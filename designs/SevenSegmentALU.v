==> flow/design.v <==
`timescale 1ns / 1ps
module SevenSegmentALU(
    input clk, 
    input reset,
    input onesBtn, 
    input tensBtn, 
    input hundredsBtn, 
    input sign, 
    input enter, 
    output [6:0] seg,
    output [3:0] anode 
);
    wire resetPulse;
    systemResetHandler resetHandlerInstance (
        .clk(clk),
        .reset(reset),
        .resetPulse(resetPulse)
    );
    wire onesBtnPulse;
    buttonSyncPulse onesBtnGen (
        .clk(clk),
        .resetPulse(resetPulse), 
        .button(onesBtn),
        .buttonPulse(onesBtnPulse)
    );
    wire tensBtnPulse;
    buttonSyncPulse tensBtnGen (
        .clk(clk),
        .resetPulse(resetPulse), 
        .button(tensBtn),
        .buttonPulse(tensBtnPulse)
    );
    wire hundredsBtnPulse;
    buttonSyncPulse hundredsBtnGen (
        .clk(clk),
        .resetPulse(resetPulse), 
        .button(hundredsBtn),
        .buttonPulse(hundredsBtnPulse)
    );
    wire signPulse;
    buttonSyncPulse signBtnGen (
        .clk(clk),
        .resetPulse(resetPulse), 
        .button(sign),
        .buttonPulse(signPulse)
    );
    wire enterPulse;
    buttonSyncPulse enterBtnGen (
        .clk(clk),
        .resetPulse(resetPulse), 
        .button(enter),
        .buttonPulse(enterPulse)
    );
    reg [3:0] bcdOnes;
    reg [3:0] bcdTens;
    reg [3:0] bcdHundreds;
    reg [3:0] bcdThousands;
    wire numberOn; 
    wire finished; 
    reg [15:0] firstNumber;
    reg [15:0] secondNumber;
    reg [15:0] sum;
    reg [16:0] carry;
    reg [2:0] state;
    localparam STATE_INPUT_1        = 3'd0;
    localparam STATE_WAIT_1         = 3'd1;
    localparam STATE_INPUT_2        = 3'd2;
    localparam STATE_WAIT_2         = 3'd3;
    localparam STATE_CALC           = 3'd4;
    localparam STATE_UPDATE_DISPLAY = 3'd5;
    localparam STATE_DONE           = 3'd6;
    assign numberOn = (state == STATE_INPUT_2);
    assign finished = (state == STATE_DONE);
    wire [3:0] firstNumberThousandsVal  = firstNumber[15:12];
    wire [3:0] firstNumberHundredsVal = firstNumber[11:8];
    wire [3:0] firstNumberTensVal     = firstNumber[7:4];
    wire [3:0] firstNumberOnesVal     = firstNumber[3:0];
    wire [3:0] secondNumberThousandsVal = secondNumber[15:12];
    wire [3:0] secondNumberHundredsVal  = secondNumber[11:8];
    wire [3:0] secondNumberTensVal      = secondNumber[7:4];
    wire [3:0] secondNumberOnesVal      = secondNumber[3:0];
    reg [3:0] addResultOnes;
    reg [3:0] addResultTens;
    reg [3:0] addResultHundreds;
    reg carryOneAdd;
    reg carryTenAdd;
    reg carryHundredAdd;
    wire [15:0] sameSignCalculatedSum = {firstNumberThousandsVal, addResultHundreds, addResultTens, addResultOnes};
    always @(*) begin 
        if ((firstNumberOnesVal + secondNumberOnesVal) > 9) begin
            addResultOnes = firstNumberOnesVal + secondNumberOnesVal + 6;
            carryOneAdd = 1;
        end else begin
            addResultOnes = firstNumberOnesVal + secondNumberOnesVal;
            carryOneAdd = 0;
        end
        if ((firstNumberTensVal + secondNumberTensVal + carryOneAdd) > 9) begin
            addResultTens = firstNumberTensVal + secondNumberTensVal + carryOneAdd + 6;
            carryTenAdd = 1;
        end else begin
            addResultTens = firstNumberTensVal + secondNumberTensVal + carryOneAdd;
            carryTenAdd = 0;
        end
        if ((firstNumberHundredsVal + secondNumberHundredsVal + carryTenAdd) > 9) begin
            addResultHundreds = firstNumberHundredsVal + secondNumberHundredsVal + carryTenAdd + 6;
            carryHundredAdd = 1;
        end else begin
            addResultHundreds = firstNumberHundredsVal + secondNumberHundredsVal + carryTenAdd;
            carryHundredAdd = 0;
        end
    end
    wire isFirstMagnitudeGreater = (firstNumber[11:0] > secondNumber[11:0]);
    wire areMagnitudesEqual      = (firstNumber[11:0] == secondNumber[11:0]);
    wire [3:0] largerMagnitudeHundreds  = isFirstMagnitudeGreater ? firstNumberHundredsVal : secondNumberHundredsVal;
    wire [3:0] largerMagnitudeTens      = isFirstMagnitudeGreater ? firstNumberTensVal     : secondNumberTensVal;
    wire [3:0] largerMagnitudeOnes      = isFirstMagnitudeGreater ? firstNumberOnesVal     : secondNumberOnesVal;
    wire [3:0] smallerMagnitudeHundreds = isFirstMagnitudeGreater ? secondNumberHundredsVal : firstNumberHundredsVal;
    wire [3:0] smallerMagnitudeTens     = isFirstMagnitudeGreater ? secondNumberTensVal     : firstNumberTensVal;
    wire [3:0] smallerMagnitudeOnes     = isFirstMagnitudeGreater ? secondNumberOnesVal     : firstNumberOnesVal;
    wire [3:0] resultMagnitudeHundreds, resultMagnitudeTens, resultMagnitudeOnes;
    wire borrowOutOnes, borrowOutTens, borrowOutHundreds;
    bcdSubDigit subOnesInstance (
        .a(largerMagnitudeOnes),
        .b(smallerMagnitudeOnes),
        .borrowIn(1'b0),
        .result(resultMagnitudeOnes),
        .borrowOut(borrowOutOnes)
    );
    bcdSubDigit subTensInstance (
        .a(largerMagnitudeTens),
        .b(smallerMagnitudeTens),
        .borrowIn(borrowOutOnes),
        .result(resultMagnitudeTens),
        .borrowOut(borrowOutTens)
    );
    bcdSubDigit subHundredsInstance (
        .a(largerMagnitudeHundreds),
        .b(smallerMagnitudeHundreds),
        .borrowIn(borrowOutTens),
        .result(resultMagnitudeHundreds),
        .borrowOut(borrowOutHundreds)
    );
    wire [3:0] finalSumSign = areMagnitudesEqual ? 15 : (isFirstMagnitudeGreater ? firstNumberThousandsVal : secondNumberThousandsVal);
    wire [15:0] differentSignCalculatedSum = {finalSumSign, resultMagnitudeHundreds, resultMagnitudeTens, resultMagnitudeOnes};
    always @(posedge clk) begin
        if (~resetPulse) begin
            bcdOnes <= 0;
            bcdTens <= 0;
            bcdHundreds <= 0;
            bcdThousands <= 15;
            firstNumber <= 0;
            secondNumber <= 0;
            sum <= 0;
            carry <= 0;
            state <= STATE_INPUT_1;
        end else begin
            case (state)
                STATE_INPUT_1: begin
                    if (enterPulse) begin
                        firstNumber <= {bcdThousands, bcdHundreds, bcdTens, bcdOnes};
                        state <= STATE_WAIT_1;
                    end else begin
                        if (onesBtnPulse) begin
                            if (bcdOnes == 9) begin
                                bcdOnes <= 0;
                            end else begin
                                bcdOnes <= bcdOnes + 1;
                            end
                        end
                        if (tensBtnPulse) begin
                            if (bcdTens == 9) begin
                                bcdTens <= 0;
                            end else begin
                                bcdTens <= bcdTens + 1;
                            end
                        end
                        if (hundredsBtnPulse) begin
                            if (bcdHundreds == 9) begin
                                bcdHundreds <= 0;
                            end else begin
                                bcdHundreds <= bcdHundreds + 1;
                            end
                        end
                        if (signPulse) begin
                            case(bcdThousands)
                                15: bcdThousands <= 14;
                                14: bcdThousands <= 15;
                                default: bcdThousands <= 15;
                            endcase
                        end
                    end
                end
                STATE_WAIT_1: begin
                    if (~enter) begin
                        bcdOnes <= 0;
                        bcdTens <= 0;
                        bcdHundreds <= 0;
                        bcdThousands <= 15;
                        state <= STATE_INPUT_2;
                    end
                end
                STATE_INPUT_2: begin
                    if (enterPulse) begin
                        secondNumber <= {bcdThousands, bcdHundreds, bcdTens, bcdOnes};
                        state <= STATE_WAIT_2;
                    end else begin
                        if (onesBtnPulse) begin
                            if (bcdOnes == 9) begin
                                bcdOnes <= 0;
                            end else begin
                                bcdOnes <= bcdOnes + 1;
                            end
                        end
                        if (tensBtnPulse) begin
                            if (bcdTens == 9) begin
                                bcdTens <= 0;
                            end else begin
                                bcdTens <= bcdTens + 1;
                            end
                        end
                        if (hundredsBtnPulse) begin
                            if (bcdHundreds == 9) begin
                                bcdHundreds <= 0;
                            end else begin
                                bcdHundreds <= bcdHundreds + 1;
                            end
                        end
                        if (signPulse) begin
                            case(bcdThousands)
                                15: bcdThousands <= 14;
                                14: bcdThousands <= 15;
                                default: bcdThousands <= 15;
                            endcase
                        end
                    end
                end
                STATE_WAIT_2: begin
                    if (~enter) begin
                        state <= STATE_CALC;
                    end
                end
                STATE_CALC: begin
                    if (firstNumberThousandsVal == secondNumberThousandsVal) begin
                        sum <= sameSignCalculatedSum;
                        carry[16] <= carryHundredAdd;
                    end else begin 
                        sum <= differentSignCalculatedSum;
                        carry <= 0;
                    end
                    state <= STATE_UPDATE_DISPLAY;
                end
                STATE_UPDATE_DISPLAY: begin
                    bcdOnes <= sum[3:0];
                    bcdTens <= sum[7:4];
                    bcdHundreds <= sum[11:8];
                    bcdThousands <= sum[15:12];
                    state <= STATE_DONE;
                end
                STATE_DONE: begin
                end
            endcase
        end
    end
    parameter MUX_COUNT_MAX = 3000;
    reg [11:0] muxClkCounter;
    reg muxPulse;
    reg [1:0] digitSelector;
    reg [3:0] currentDisplayBcd;
    reg [3:0] anodeOutputReg;
    assign anode = anodeOutputReg;
    always @(posedge clk) begin
        if (~resetPulse) begin
            muxClkCounter <= 0;
            muxPulse <= 0;
            digitSelector <= 0;
            anodeOutputReg <= 4'b1111;
            currentDisplayBcd <= 0;
        end else begin
            if (muxClkCounter == MUX_COUNT_MAX - 1) begin
                muxClkCounter <= 0;
                muxPulse <= 1;
                digitSelector <= digitSelector + 1;
            end else begin
                muxClkCounter <= muxClkCounter + 1;
                muxPulse <= 0;
            end
            if (muxPulse) begin
                case (digitSelector)
                    2'd0: begin
                        anodeOutputReg <= 4'b1110;
                        currentDisplayBcd <= bcdOnes;
                    end
                    2'd1: begin
                        anodeOutputReg <= 4'b1101;
                        currentDisplayBcd <= bcdTens;
                    end
                    2'd2: begin
                        anodeOutputReg <= 4'b1011;
                        currentDisplayBcd <= bcdHundreds;
                    end
                    2'd3: begin
                        anodeOutputReg <= 4'b0111;
                        currentDisplayBcd <= bcdThousands;
                    end
                endcase
            end
        end
    end
    reg [6:0] segOutReg;
    assign seg = segOutReg;
    always @(*) begin
        case(currentDisplayBcd)
            4'b0000: segOutReg = 7'b0111111;
            4'b0001: segOutReg = 7'b0000110;
            4'b0010: segOutReg = 7'b1011011;
            4'b0011: segOutReg = 7'b1001111;
            4'b0100: segOutReg = 7'b1100110;
            4'b0101: segOutReg = 7'b1101101;
            4'b0110: segOutReg = 7'b1111101;
            4'b0111: segOutReg = 7'b0000111;
            4'b1000: segOutReg = 7'b1111111;
            4'b1001: segOutReg = 7'b1101111;
            4'b1110: segOutReg = 7'b1000000;
            4'b1111: segOutReg = 7'b0000000;
            default: segOutReg = 7'b0000000;
        endcase
    end
endmodule
`timescale 1ns / 1ps
module bcdSubDigit(
    input  [3:0] a,
    input  [3:0] b,
    input  borrowIn,
    output reg [3:0] result,
    output reg     borrowOut
);
    wire [4:0] tempSubBinary = a - b - (borrowIn ? 1'b1 : 1'b0); 
    always @(*) begin
        if (tempSubBinary[4] == 1) begin
            borrowOut = 1;
            result = tempSubBinary + 10; 
        end else begin
            borrowOut = 0;
            result = tempSubBinary[3:0];
        end
    end
endmodule
`timescale 1ns / 1ps
module buttonSyncPulse(
    input  clk,
    input  resetPulse,
    input  button,
    output buttonPulse
);
    parameter DEBOUNCE_CLKS = 240000;
    reg [17:0] debounceCounter; 
    reg debouncedButton; 
    always @(posedge clk) begin
        if (~resetPulse) begin 
            debounceCounter <= 0;
            debouncedButton <= 1; 
        end else begin
            if (button != debouncedButton) begin
                if (debounceCounter == (DEBOUNCE_CLKS - 1)) begin
                    debouncedButton <= button; 
                    debounceCounter <= 0; 
                end else begin
                    debounceCounter <= debounceCounter + 1;
                end
            end else begin
                debounceCounter <= 0;
            end
        end
    end
    reg debouncedButtonSync1;
    reg debouncedButtonSync2; 
    always @(posedge clk) begin
        if (~resetPulse) begin 
            debouncedButtonSync1 <= 1;
            debouncedButtonSync2 <= 1;
        end else begin
            debouncedButtonSync1 <= debouncedButton;       
            debouncedButtonSync2 <= debouncedButtonSync1; 
        end
    end
    reg debouncedButtonSync2Delayed; 
    always @(posedge clk) begin
        if (~resetPulse) begin 
            debouncedButtonSync2Delayed <= 1;
        end else begin
            debouncedButtonSync2Delayed <= debouncedButtonSync2; 
        end
    end
    assign buttonPulse = !debouncedButtonSync2 && debouncedButtonSync2Delayed;
    initial begin
        debounceCounter <= 0;
        debouncedButton <= 1;
        debouncedButtonSync1 <= 1;
        debouncedButtonSync2 <= 1;
        debouncedButtonSync2Delayed <= 1;
    end
endmodule
`timescale 1ns / 1ps
module systemResetHandler(
    input  clk,
    input  reset,
    output resetPulse
);
    parameter DEBOUNCE_CLKS = 240000;
    reg [17:0] debounceCounter;
    reg debouncedReset;
    initial begin
        debounceCounter <= 0;
        debouncedReset <= 1; 
    end
    always @(posedge clk) begin 
        if (reset != debouncedReset) begin
            if (debounceCounter == (DEBOUNCE_CLKS - 1)) begin
                debouncedReset <= reset;
                debounceCounter <= 0;
            end else begin
                debounceCounter <= debounceCounter + 1;
            end
        end else begin
            debounceCounter <= 0;
        end
    end
    assign resetPulse = ~debouncedReset; 
endmodule
* Step by step through the tools: SevenSegmentALU
Tool output for the design above, in the order of the flow. Line numbers count from 1 in the design file above. Not given: n/a
Set-up: design top SevenSegmentALU, clock port clk, cell library sky130hd, library corner tt_025C_1v80

* After elaboration
Source: Yosys, flattened and elaborated, memories not mapped. Widths are those after wreduce. Print and check cells do not count. Memory sizes are those after Yosys's memory passes, which may raise the word count (mostly to a power of two), join words into wider ones and drop unused or constant bits.
Operators by class: $add $sub $neg 32, multiply operators 0, divide/modulo/power cells 0, order comparisons 4, eq/ne operators 36, shift-type cells 0, multiplexer cells 49, bitwise gates (word level) 6, reductions and logical operators 35
Operator list (number):
- 2-to-1 mux 4 bit | 29
- adder 18 x 1 -> 18 bit with constant B | 6
- == test 18 bit with constant B | 6
- parallel mux 4 bit (select 3 bit) | 4
- parallel mux 4 bit (select 4 bit) | 2
- parallel mux 3 bit (select 6 bit) | 1
- AND reduction 2 bit | 8
- == test 4 bit with constant B | 4
- AND reduction 4 bit | 4
- 2-to-1 mux 16 bit | 1
- OR reduction 3 bit | 5
- adder 4 x 4 -> 5 bit | 3
- subtractor 4 x 4 -> 5 bit | 3
- adder 12 x 1 -> 12 bit with constant B | 1
- greater-than comparator 12 bit | 1
- == test 12 bit | 1
- == test 12 bit with constant B | 1
- != test 2 x 1 -> 1 bit with constant B | 6
- adder 4 x 1 -> 4 bit with constant B | 3
- adder 4 x 3 -> 4 bit with constant B | 3
- adder 4 bit | 3
- adder 4 bit with constant B | 3
- adder 5 x 1 -> 6 bit | 2
- greater-than comparator 6 x 4 -> 1 bit with constant B | 2
- 2-to-1 mux 3 bit | 4
- subtractor 5 x 1 -> 5 bit | 2
- adder 4 x 1 -> 4 bit | 2
- 2-to-1 mux 1 bit | 8
Not listed: further kinds 19, cells in them 44.
Word-level totals: register bits 219, latch bits 0, bits in writable memories 0, bits in read-only memories 112, word width x clocked read ports 7, memories kept 1, output and inout bits 11, word-level cells 203
Memory list:
- (no name shown) | words 16, width 7, read ports 1, write ports 0, line 312 | case(currentDisplayBcd)

* Longest topological paths
Depth = most cells in a row (Yosys ltp): at word level without a register or memory, in the mapped netlist without a sequential cell, where the memories' decode and read muxes count.
Depth: word-level depth 12, ABC_AREA 0, mapped depth 27, gate-level depth less buffers 25

* Mapped cells and area
Source: synth_stat.txt of the flow (Yosys; design flattened, memories mapped). It holds for the ABC_AREA given above (unset counts as 0); a run with the other value may have another netlist.
Synthesis totals: mapped cells 1314, cell area after synthesis 11249.5 um^2, area of sequential cells 4594.4 um^2, flip-flop cells 229
Cells by type:
- sky130_fd_sc_hd__dfxtp_1 | number 228, total area 4.56E+03 um^2
- sky130_fd_sc_hd__nor2_1 | number 203, total area 761.981 um^2
- sky130_fd_sc_hd__ha_1 | number 57, total area 713.184 um^2
- sky130_fd_sc_hd__xor2_1 | number 70, total area 613.088 um^2
- sky130_fd_sc_hd__xnor2_1 | number 67, total area 586.813 um^2
- sky130_fd_sc_hd__nand2_1 | number 151, total area 566.794 um^2
- sky130_fd_sc_hd__a21oi_1 | number 82, total area 410.394 um^2
- sky130_fd_sc_hd__nand3_1 | number 48, total area 240.23 um^2
- sky130_fd_sc_hd__nand2b_1 | number 37, total area 231.472 um^2
- sky130_fd_sc_hd__o21ai_0 | number 37, total area 185.178 um^2
- sky130_fd_sc_hd__fa_1 | number 9, total area 180.173 um^2
- sky130_fd_sc_hd__inv_1 | number 48, total area 180.173 um^2
- sky130_fd_sc_hd__and3_1 | number 27, total area 168.912 um^2
- sky130_fd_sc_hd__mux2i_1 | number 16, total area 160.154 um^2
- sky130_fd_sc_hd__or2_2 | number 25, total area 156.4 um^2
- sky130_fd_sc_hd__clkbuf_1 | number 36, total area 135.13 um^2
- sky130_fd_sc_hd__nand4_1 | number 21, total area 131.376 um^2
- sky130_fd_sc_hd__a211oi_1 | number 13, total area 97.594 um^2
Not listed: further types 53, cells in them 139. By module: a second synthesis without flattening, with its own total; a netlist apart from the flattened one above.
Unflattened totals: cell total of the unflattened synthesis 1420, area (unflattened synthesis) 12099.1 um^2
Each row is one instance without its submodules.
Modules:
- SevenSegmentALU | instances 1, cells 715, area 5641.7 um^2, sequential area 2001.9 um^2
- buttonSyncPulse | instances 5, cells 103, area 953.4 um^2, sequential area 440.4 um^2
- systemResetHandler | instances 1, cells 94, area 868.3 um^2, sequential area 390.4 um^2
- bcdSubDigit | instances 3, cells 32, area 274.0 um^2, sequential area 0.0 um^2

* Worst setup path after synthesis
Path of least setup slack by OpenSTA after synthesis, without wires, with an ideal clock, recovery checks aside; 20% of the period is set as input and as output delay. Where synthesis merged equal registers, the netlist keeps one of their names.
Timing after synthesis: path kind reg-to-reg, from reg secondNumber[1], to reg sum[11], clock period 8.09 ns, time at the first pin 0.000 ns, arrival 5.392 ns, path slack 2.580 ns, delay of the path 5.510 ns, stages on the path 27, path buffers 1, synthesis period reached 5.51 ns
"delay of the path" is the arrival time less input delay plus setup time. "stages on the path" counts driving pins, that of a launching flip-flop among them; a cell with two outputs on the path counts twice. "synthesis period reached" = period - worst setup slack (recovery checks aside). The figure is calculated, with input and output delays left at 20% of the set period. The rows between start and end are the longest chain of elaborated cells between them; the timing report does not say that the signal goes this way. Where chains are equally long, one stands for them. A line is the first line of the expression or statement that the cell stems from. Yosys adds cells for indexed reads and writes and turns some case tables into memories. At most two assigning lines are given for a register; there are more.
On the way, after synthesis: path through sky130_fd_sc_hd__dfxtp_1 -> sky130_fd_sc_hd__inv_1 -> sky130_fd_sc_hd__ha_1 -> sky130_fd_sc_hd__nor2b_1 -> sky130_fd_sc_hd__o211ai_1 -> sky130_fd_sc_hd__a211oi_2 -> sky130_fd_sc_hd__o31ai_2 -> sky130_fd_sc_hd__buf_6 -> sky130_fd_sc_hd__mux2i_1 -> sky130_fd_sc_hd__ha_1 -> sky130_fd_sc_hd__a211oi_1 -> sky130_fd_sc_hd__o31a_2 -> sky130_fd_sc_hd__fa_1 -> sky130_fd_sc_hd__inv_1 -> sky130_fd_sc_hd__fa_1 -> sky130_fd_sc_hd__nand2b_1 -> sky130_fd_sc_hd__a21oi_1 -> sky130_fd_sc_hd__xnor2_2 -> sky130_fd_sc_hd__fa_1 -> sky130_fd_sc_hd__inv_1 -> sky130_fd_sc_hd__fa_1 -> sky130_fd_sc_hd__nand2b_1 -> sky130_fd_sc_hd__a21oi_1 -> sky130_fd_sc_hd__xnor2_2 -> sky130_fd_sc_hd__or3_1 -> sky130_fd_sc_hd__mux2i_1 -> sky130_fd_sc_hd__o21ai_1, length of the longest elaborated chain 12, elaborated cells on any way between the ends 30
Ends and longest elaborated chain, after synthesis:
- start: declaration | line 61 | reg [15:0] secondNumber;
- start: assignment | line 152 | secondNumber <= 0;
- start: assignment | line 204 | secondNumber <= {bcdThousands, bcdHundreds, bcdTens, bcdOnes};
- greater-than comparator 12 bit | line 112 | wire isFirstMagnitudeGreater = (firstNumber[11:0] > secondNumber[11:0]);
- 2-to-1 mux 4 bit | line 116 | wire [3:0] largerMagnitudeOnes      = isFirstMagnitudeGreater ? firstNumberOnesVal     : secondNumberOnesVal;
- subtractor 4 x 4 -> 5 bit | line 337 | wire [4:0] tempSubBinary = a - b - (borrowIn ? 1'b1 : 1'b0);
- 2-to-1 mux 1 bit | line 339 | if (tempSubBinary[4] == 1) begin
- 2-to-1 mux 1 bit | line 337
- subtractor 5 x 1 -> 5 bit | line 337
- 2-to-1 mux 1 bit | line 339
- 2-to-1 mux 1 bit | line 337
- subtractor 5 x 1 -> 5 bit | line 337
- adder 4 bit | line 341 | result = tempSubBinary + 10;
- 2-to-1 mux 4 bit | line 339
- 2-to-1 mux 16 bit | line 243 | if (firstNumberThousandsVal == secondNumberThousandsVal) begin
- end: assignment | line 244 | sum <= sameSignCalculatedSum;
- end: assignment | line 247 | sum <= differentSignCalculatedSum;
- end: declaration | line 62 | reg [15:0] sum;

* Worst path after layout
From the final timing report of flow run 1: the path of least setup slack in the routed layout; clock arrival at registers is part of the times.
Timing after layout: path kind reg-to-reg, from reg secondNumber[3], to reg sum[11], clock period 5.6 ns, time at the first pin 0.56 ns, arrival 5.69 ns, path slack 0.37 ns, stages on the path 24, path buffers 1
The rows between start and end are the longest chain of elaborated cells between them; the timing report does not say that the signal goes this way. Where chains are equally long, one stands for them. At most two assigning lines are given for a register; there are more.
On the way, after layout: path through sky130_fd_sc_hd__dfxtp_2 -> sky130_fd_sc_hd__inv_2 -> sky130_fd_sc_hd__ha_4 -> sky130_fd_sc_hd__buf_4 -> sky130_fd_sc_hd__nand4_1 -> sky130_fd_sc_hd__or3_4 -> sky130_fd_sc_hd__o31ai_4 -> sky130_fd_sc_hd__mux2i_2 -> sky130_fd_sc_hd__ha_2 -> sky130_fd_sc_hd__a211oi_2 -> sky130_fd_sc_hd__o31a_2 -> sky130_fd_sc_hd__fa_2 -> sky130_fd_sc_hd__inv_4 -> sky130_fd_sc_hd__fa_2 -> sky130_fd_sc_hd__nand2b_4 -> sky130_fd_sc_hd__a21oi_4 -> sky130_fd_sc_hd__xnor2_2 -> sky130_fd_sc_hd__fa_2 -> sky130_fd_sc_hd__inv_2 -> sky130_fd_sc_hd__fa_2 -> sky130_fd_sc_hd__ha_4 -> sky130_fd_sc_hd__or3_1 -> sky130_fd_sc_hd__mux2i_1 -> sky130_fd_sc_hd__o21ai_1, length of the longest elaborated chain 12, elaborated cells on any way between the ends 30
Ends and longest elaborated chain, after layout:
- start: declaration | line 61 | reg [15:0] secondNumber;
- start: assignment | line 152 | secondNumber <= 0;
- start: assignment | line 204 | secondNumber <= {bcdThousands, bcdHundreds, bcdTens, bcdOnes};
- greater-than comparator 12 bit | line 112 | wire isFirstMagnitudeGreater = (firstNumber[11:0] > secondNumber[11:0]);
- 2-to-1 mux 4 bit | line 116 | wire [3:0] largerMagnitudeOnes      = isFirstMagnitudeGreater ? firstNumberOnesVal     : secondNumberOnesVal;
- subtractor 4 x 4 -> 5 bit | line 337 | wire [4:0] tempSubBinary = a - b - (borrowIn ? 1'b1 : 1'b0);
- 2-to-1 mux 1 bit | line 339 | if (tempSubBinary[4] == 1) begin
- 2-to-1 mux 1 bit | line 337
- subtractor 5 x 1 -> 5 bit | line 337
- 2-to-1 mux 1 bit | line 339
- 2-to-1 mux 1 bit | line 337
- subtractor 5 x 1 -> 5 bit | line 337
- adder 4 bit | line 341 | result = tempSubBinary + 10;
- 2-to-1 mux 4 bit | line 339
- 2-to-1 mux 16 bit | line 243 | if (firstNumberThousandsVal == secondNumberThousandsVal) begin
- end: assignment | line 244 | sum <= sameSignCalculatedSum;
- end: assignment | line 247 | sum <= differentSignCalculatedSum;
- end: declaration | line 62 | reg [15:0] sum;

Subject: flow runs of SevenSegmentALU

Hi,

Design SevenSegmentALU on sky130hd. What follows are 2 stored runs of the flow, each under its own settings; their order means nothing. The constraints put input and output delay at 20% of the set period each and load the outputs with 0.01 pF.
"clock period reached" is the run's clock period less its worst setup slack. It is reckoned from that one timing run; input and output delays stay at 20% of the period that was set.
By "time of the worst setup path" is meant the share of the clock period that the worst setup path is allowed (20% is reserved at inputs, 20% at outputs), minus its slack. Clock arrival times at its registers enter into it.
"total power of the final layout" rests on the timing tool's default activity at the inputs, not on a simulated workload.

[flow run 1] flow files
==> flow/run.sh <==
#!/bin/bash
# the make line also repeats the synthesis and layout settings of config.mk as NAME=value (left out here)
make -C /OpenROAD-flow-scripts/flow DESIGN_CONFIG=/design/flow/config.mk WORK_HOME=/design/flow/orfs CLKGATE_MAP_FILE= finish
==> flow/config.mk <==
export PLATFORM = sky130hd
export DESIGN_NAME = SevenSegmentALU
export DESIGN_NICKNAME = SevenSegmentALU
export VERILOG_FILES = /design/flow/design.v
export SDC_FILE = /design/flow/constraint.sdc
export NUM_CORES = 4
export LEC_CHECK = 0
export CAP_MARGIN = 20
export CELL_PAD_IN_SITES_DETAIL_PLACEMENT = 2
export CORE_ASPECT_RATIO = 1.79
export CORE_MARGIN = 2
export CORE_UTILIZATION = 19
export CTS_CLUSTER_SIZE = 44
export GPL_ROUTABILITY_DRIVEN = 0
export MIN_ROUTING_LAYER = met2
export PLACE_DENSITY_LB_ADDON = 0.06
export SETUP_SLACK_MARGIN = 0.57
export SLEW_MARGIN = 20
==> flow/constraint.sdc <==
create_clock -name core_clock -period 5.6 [get_ports {clk}]
set_input_delay 1.1200 -clock core_clock [delete_from_list [all_inputs] [get_ports {clk}]]
set_output_delay 1.1200 -clock core_clock [all_outputs]
set_load 0.01 [all_outputs]

[flow run 1] result: clock period reached 5.233 ns; standard-cell area after layout 13835.8 um^2; time of the worst setup path 5.23 ns; critical path type reg-to-reg; total power of the final layout 3.613 mW; final design utilization 23.6%; synthesis area 11249.5 um^2; setup total negative slack 0.000 ns; worst hold slack in the final report 0.415 ns; setup slack of the critical path 0.367 ns; die area 61253.5 um^2

[flow run 2] flow files
==> flow/run.sh <==
#!/bin/bash
# the make line also repeats the synthesis and layout settings of config.mk as NAME=value (left out here)
make -C /OpenROAD-flow-scripts/flow DESIGN_CONFIG=/design/flow/config.mk WORK_HOME=/design/flow/orfs CLKGATE_MAP_FILE= finish
==> flow/config.mk <==
export PLATFORM = sky130hd
export DESIGN_NAME = SevenSegmentALU
export DESIGN_NICKNAME = SevenSegmentALU
export VERILOG_FILES = /design/flow/design.v
export SDC_FILE = /design/flow/constraint.sdc
export NUM_CORES = 4
export LEC_CHECK = 0
export CAP_MARGIN = 20
export CORE_MARGIN = 2
export CORE_UTILIZATION = 38
export SLEW_MARGIN = 20
==> flow/constraint.sdc <==
create_clock -name core_clock -period 6.2 [get_ports {clk}]
set_input_delay 1.2400 -clock core_clock [delete_from_list [all_inputs] [get_ports {clk}]]
set_output_delay 1.2400 -clock core_clock [all_outputs]
set_load 0.01 [all_outputs]

[flow run 2] result: synthesis area 11249.5 um^2; final design utilization 43.7%; time of the worst setup path 5.67 ns; critical path type reg-to-reg; total power of the final layout 3.048 mW; die area 30997.1 um^2; setup total negative slack 0.000 ns; clock period reached 5.674 ns; standard-cell area after layout 12630.9 um^2; worst hold slack in the final report 0.407 ns; setup slack of the critical path 0.526 ns

Regards
